==> flow/design.v <==
module SimpleCPU(
    input clk,
    input reset,
    input [7:0] instruction,
    output reg [7:0] acc
);
    parameter FETCH = 2'b00, DECODE = 2'b01, EXECUTE = 2'b10;
    reg [1:0] state;
    reg [7:0] opcode, operand;
    wire [7:0] alu_out;
    wire alu_cout;
    reg [3:0] alu_control;
    ALU alu (
        .a(opcode),
        .b(operand),
        .op(alu_control),
        .out(alu_out)
    );
    always @(posedge clk or posedge reset) begin
        if (reset) begin
            state <= FETCH;
            acc <= 8'b0;
        end else begin
            case (state)
                FETCH: begin
                    opcode <= instruction[7:4];
                    operand <= instruction[3:0];
                    state <= DECODE;
                end
                DECODE: begin
                    case (opcode)
                        4'b0000: alu_control <= 4'b0000;  
                        4'b0001: alu_control <= 4'b0001;  
                        default: alu_control <= 4'b0000;  
                    endcase
                    state <= EXECUTE;
                end
                EXECUTE: begin
                    acc <= alu_out;
                    state <= FETCH;
                end
            endcase
        end
    end
endmodule
module ALU(
    input [7:0] a, b,
    output reg [7:0] out,
    input [3:0] op
);
    wire [7:0] add_result, sub_result, and_result, or_result;
    fullAdder_8bit adder(
        .x(a),
        .y(b),
        .cin(1'b0),
        .sum(add_result),
        .cout()
    );
    fullAdder_8bit subtractor(
        .x(a),
        .y(~b),
        .cin(1'b1),
        .sum(sub_result),
        .cout()
    );
    assign and_result = a & b;
    assign or_result = a | b;
    always @* begin
        case(op)
            4'b0000: out = add_result;
            4'b0001: out = sub_result;
            4'b0010: out = and_result;
            4'b0011: out = or_result;
            default: out = 8'b00000000;
        endcase
    end
endmodule
module fullAdder(
    input x, y, cin,
    output cout, sum
);
    assign sum = x ^ y ^ cin;
    assign cout = (x & y) | (x & cin) | (y & cin);
endmodule
module fullAdder_8bit(
    input [7:0] x, y,
    input cin,
    output [7:0] sum,
    output cout
);
    wire [7:0] c;
    genvar i;
    generate
        for (i = 0; i < 8; i = i + 1) begin
            fullAdder FA_inst (
                .x(x[i]),
                .y(y[i]),
                .cin(i == 0 ? cin : c[i - 1]),
                .cout(c[i]),
                .sum(sum[i])
            );
        end
    endgenerate
    assign cout = c[7];  
endmodule
Step by step through the tools: SimpleCPU --
Tool output for the design above, in the order of the flow. Line numbers count from 1 in the design file above. Operators carry their Yosys type and port widths (W data, S select, Z words). Not given: n/a
Inputs: top module SimpleCPU, clock clk, cell library sky130hd, corner tt_025C_1v80

Word-level counts --
Source: Yosys, flattened and elaborated, memories not mapped. Widths are those after wreduce. Registers that Yosys merges into a memory's read port (data or address) are not register bits. Print and check cells do not count. Equal cells are merged and count once.
Word-level totals: bits in registers 22, output and inout port bits 8, elaborated cells 79
Operators by class: eq/ne operators 6, mux-type cells 3, bitwise gates (word level) 60, reduce/logical cells 5
Operator list (number):
- $pmux W8 S4 | 1
- $and A1 B1 Y1 | 23
- $xor A1 B1 Y1 | 18
- $or A1 B1 Y1 | 14
- $eq A4 B1 Y1 const B | 2
- $eq A4 B2 Y1 const B | 2
- $not A4 Y8 | 1
- $pmux W2 S3 | 1
- $reduce_and A2 Y1 | 2
- $and A4 B4 Y4 | 1
- $or A4 B4 Y4 | 1
- $logic_not A4 Y1 | 1
- $reduce_bool A3 Y1 | 1
- $not A1 Y1 | 2
- $eq A2 B1 Y1 const B | 1
- $eq A2 B2 Y1 const B | 1
- $logic_not A2 Y1 | 1
- $mux W1 | 1

Depth --
Yosys ltp: most cells in a row. Word level: on the elaborated netlist, between registers, memories and ports. Mapped: between sequential cells and ports; inverters and the memories' decode and read muxes count.
Depth: depth after elaboration 18, ABC_AREA 0, depth in mapped cells 10

Mapped cells and area --
Yosys stat after the flow's synthesis: flattened, memories mapped to cells. It holds for the ABC_AREA given above (unset counts as 0); a run with the other value may have another netlist. The area totals of this step are shown rounded.
Mapped netlist: cell count 69, mapped area 890 µm², sequential area 510 µm², flip-flop cells 19
Cell types:
- sky130_fd_sc_hd__edfxtp_1 | number 8, total area 240.23 µm²
- sky130_fd_sc_hd__dfrtp_1 | number 8, total area 200.192 µm²
- sky130_fd_sc_hd__fa_1 | number 6, total area 120.115 µm²
- sky130_fd_sc_hd__inv_1 | number 15, total area 56.304 µm²
- sky130_fd_sc_hd__dfxtp_1 | number 2, total area 40.038 µm²
- sky130_fd_sc_hd__nand2b_1 | number 6, total area 37.536 µm²
- sky130_fd_sc_hd__mux2i_1 | number 3, total area 30.029 µm²
- sky130_fd_sc_hd__dfstp_2 | number 1, total area 26.275 µm²
- sky130_fd_sc_hd__a31oi_1 | number 4, total area 25.024 µm²
- sky130_fd_sc_hd__ha_1 | number 2, total area 25.024 µm²
- sky130_fd_sc_hd__buf_4 | number 2, total area 15.014 µm²
- sky130_fd_sc_hd__mux2_4 | number 1, total area 15.014 µm²
- sky130_fd_sc_hd__nor2_1 | number 4, total area 15.014 µm²
- sky130_fd_sc_hd__or4b_4 | number 1, total area 13.763 µm²
- sky130_fd_sc_hd__nor2b_1 | number 2, total area 12.512 µm²
- sky130_fd_sc_hd__nand2_1 | number 2, total area 7.507 µm²
- sky130_fd_sc_hd__o21bai_1 | number 1, total area 7.507 µm²
- sky130_fd_sc_hd__clkbuf_1 | number 1, total area 3.754 µm²
By module: a second synthesis without flattening, with its own total; a netlist apart from the flattened one above.
Unflattened totals: cells (unflattened synthesis) 106, area total of the unflattened synthesis 1400 µm²
Each row is one instance without its submodules.
By module:
- SimpleCPU | times used 1, cells 34, area 710 µm²
- ALU | times used 1, cells 56, area 360 µm²
- fullAdder | times used 16, cells 1, area 20 µm²
- fullAdder_8bit | times used 2, cells 0, area 0.0 µm²

Path before layout --
OpenSTA on the mapped netlist: ideal clock, no wires. The path of least setup slack (recovery checks aside). Input and output delay are each 20% of the period. Register names are those of the netlist, which keeps one name where synthesis merged equal registers.
Timing path after synthesis: path type register to register, from register opcode[0], to register acc[3], clock period 3.02 ns, arrival 2.014 ns, data required time 2.938 ns, slack 0.924 ns, path delay 2.096 ns, stages 8, buffers on the path 0, period reached after synthesis 2.096 ns
"path delay" = arrival - input delay + setup time. "stages": output pins that drive a net of the path, with the launching flip-flop's if there is one; two outputs of one cell count as two. "period reached after synthesis" is the clock period less the worst setup slack; recovery checks do not enter. This is arithmetic on one report: input and output delays are still those of the set period (20% each). Between the ends stands the longest chain of elaborated cells between them, by number of cells; it is not shown to be the way that was timed. Of several equally long chains one is given. Each line given opens the expression or statement behind the cell; cells for indexed reads and writes are added by Yosys, which also makes memories of some case tables.
Between the ends, after synthesis: path through sky130_fd_sc_hd__edfxtp_1 -> sky130_fd_sc_hd__ha_1 -> sky130_fd_sc_hd__inv_1 -> sky130_fd_sc_hd__fa_1 -> sky130_fd_sc_hd__fa_1 -> sky130_fd_sc_hd__fa_1 -> sky130_fd_sc_hd__nand2b_1 -> sky130_fd_sc_hd__a31oi_1, cells in the longest elaborated chain 11, elaborated cells between the ends (all ways) 23
RTL lines, path after synthesis:
- start: assignment | line 26 | opcode <= instruction[7:4];
- $and A1 B1 Y1 | line 83 | assign cout = (x & y) | (x & cin) | (y & cin);
- $or A1 B1 Y1 (2 in a row) | line 83
- $and A1 B1 Y1 | line 83
- $or A1 B1 Y1 (2 in a row) | line 83
- $and A1 B1 Y1 | line 83
- $or A1 B1 Y1 (2 in a row) | line 83
- $xor A1 B1 Y1 | line 82 | assign sum = x ^ y ^ cin;
- $pmux W8 S4 | line 69 | case(op)
- end: assignment | line 22 | acc <= 8'b0;
- end: assignment | line 39 | acc <= alu_out;
- end: declaration | line 5 | output reg [7:0] acc

Timing after layout --
From the final timing report of run 1: the path of least setup slack in the routed layout; clock arrival at registers is part of the times.
Timing path post-layout: path type register to register, from register opcode[0], to register acc[3], clock period 1.28 ns, arrival 2.42 ns, data required time 1.50 ns, slack -0.91 ns, stages 8, buffers on the path 0
Between the ends stands the longest chain of elaborated cells between them, by number of cells; it is not shown to be the way that was timed. Of several equally long chains one is given.
Between the ends, post-layout: path through sky130_fd_sc_hd__edfxtp_1 -> sky130_fd_sc_hd__ha_1 -> sky130_fd_sc_hd__inv_1 -> sky130_fd_sc_hd__fa_2 -> sky130_fd_sc_hd__fa_2 -> sky130_fd_sc_hd__fa_1 -> sky130_fd_sc_hd__nand2b_1 -> sky130_fd_sc_hd__a31oi_1, cells in the longest elaborated chain 11, elaborated cells between the ends (all ways) 23
RTL lines, path post-layout:
- start: assignment | line 26 | opcode <= instruction[7:4];
- $and A1 B1 Y1 | line 83 | assign cout = (x & y) | (x & cin) | (y & cin);
- $or A1 B1 Y1 (2 in a row) | line 83
- $and A1 B1 Y1 | line 83
- $or A1 B1 Y1 (2 in a row) | line 83
- $and A1 B1 Y1 | line 83
- $or A1 B1 Y1 (2 in a row) | line 83
- $xor A1 B1 Y1 | line 82 | assign sum = x ^ y ^ cin;
- $pmux W8 S4 | line 69 | case(op)
- end: assignment | line 22 | acc <= 8'b0;
- end: assignment | line 39 | acc <= alu_out;
- end: declaration | line 5 | output reg [7:0] acc

==> results <==
SimpleCPU through Yosys and OpenROAD on sky130hd: 2 stored runs, unordered, with their settings and measured results. The constraints put input and output delay at 20% of the set period each and load the outputs with 0.01 pF.
"reached clock period": clock period set for the run, less the worst setup slack. It is reckoned from that one timing run; input and output delays stay at 20% of the period that was set.
"time used up by the worst setup path": the worst setup path's part of the clock period (all of it between registers, 20% less for each end at a port) less its slack. A launch clock that arrives late makes it longer, a capture clock that arrives late makes it shorter.
"power": no workload was simulated; the value follows from the tool's default switching activity.
The results are shown rounded.

[run 1] flow files
==> flow/run.sh <==
#!/bin/bash
# the make line also repeats the synthesis and layout settings of config.mk as NAME=value (left out here)
make -C /OpenROAD-flow-scripts/flow DESIGN_CONFIG=/design/flow/config.mk WORK_HOME=/design/flow/orfs CLKGATE_MAP_FILE= finish
==> flow/config.mk <==
export PLATFORM = sky130hd
export DESIGN_NAME = SimpleCPU
export DESIGN_NICKNAME = SimpleCPU
export VERILOG_FILES = /design/flow/design.v
export SDC_FILE = /design/flow/constraint.sdc
export NUM_CORES = 4
export LEC_CHECK = 0
export CAP_MARGIN = 20
export CORE_MARGIN = 2
export CORE_UTILIZATION = 64
export CTS_CLUSTER_SIZE = 86
export GPL_TIMING_DRIVEN = 1
export MIN_ROUTING_LAYER = met1
export PLACE_DENSITY_LB_ADDON = 0.2
export SETUP_SLACK_MARGIN = 0.36
export SLEW_MARGIN = 20
==> flow/constraint.sdc <==
create_clock -name core_clock -period 1.28 [get_ports {clk}]
set_input_delay 0.2560 -clock core_clock [delete_from_list [all_inputs] [get_ports {clk}]]
set_output_delay 0.2560 -clock core_clock [all_outputs]
set_load 0.01 [all_outputs]

[run 1] result: die footprint 1700 µm²; setup total negative slack -3.7 ns; reached clock period 2.194 ns; area of the standard cells in the finished layout 1200 µm²; mapped cell area after synthesis 890 µm²; power 0.00098 W; worst setup slack after layout -0.91 ns; final utilization 0.91; time used up by the worst setup path 2.19 ns; class of the worst setup path register to register

[run 2] flow files
==> flow/run.sh <==
#!/bin/bash
# the make line also repeats the synthesis and layout settings of config.mk as NAME=value (left out here)
make -C /OpenROAD-flow-scripts/flow DESIGN_CONFIG=/design/flow/config.mk WORK_HOME=/design/flow/orfs CLKGATE_MAP_FILE= finish
==> flow/config.mk <==
export PLATFORM = sky130hd
export DESIGN_NAME = SimpleCPU
export DESIGN_NICKNAME = SimpleCPU
export VERILOG_FILES = /design/flow/design.v
export SDC_FILE = /design/flow/constraint.sdc
export NUM_CORES = 4
export LEC_CHECK = 0
export CAP_MARGIN = 20
export CELL_PAD_IN_SITES_GLOBAL_PLACEMENT = 3
export CORE_MARGIN = 2
export CORE_UTILIZATION = 52
export CTS_CLUSTER_SIZE = 57
export GPL_ROUTABILITY_DRIVEN = 1
export MIN_ROUTING_LAYER = met2
export PLACE_DENSITY_LB_ADDON = 0.26
export SETUP_SLACK_MARGIN = 0.07
export SLEW_MARGIN = 20
==> flow/constraint.sdc <==
create_clock -name core_clock -period 2.57 [get_ports {clk}]
set_input_delay 0.5140 -clock core_clock [delete_from_list [all_inputs] [get_ports {clk}]]
set_output_delay 0.5140 -clock core_clock [all_outputs]
set_load 0.01 [all_outputs]

[run 2] result: did not finish, placement stopped with FLW-0024
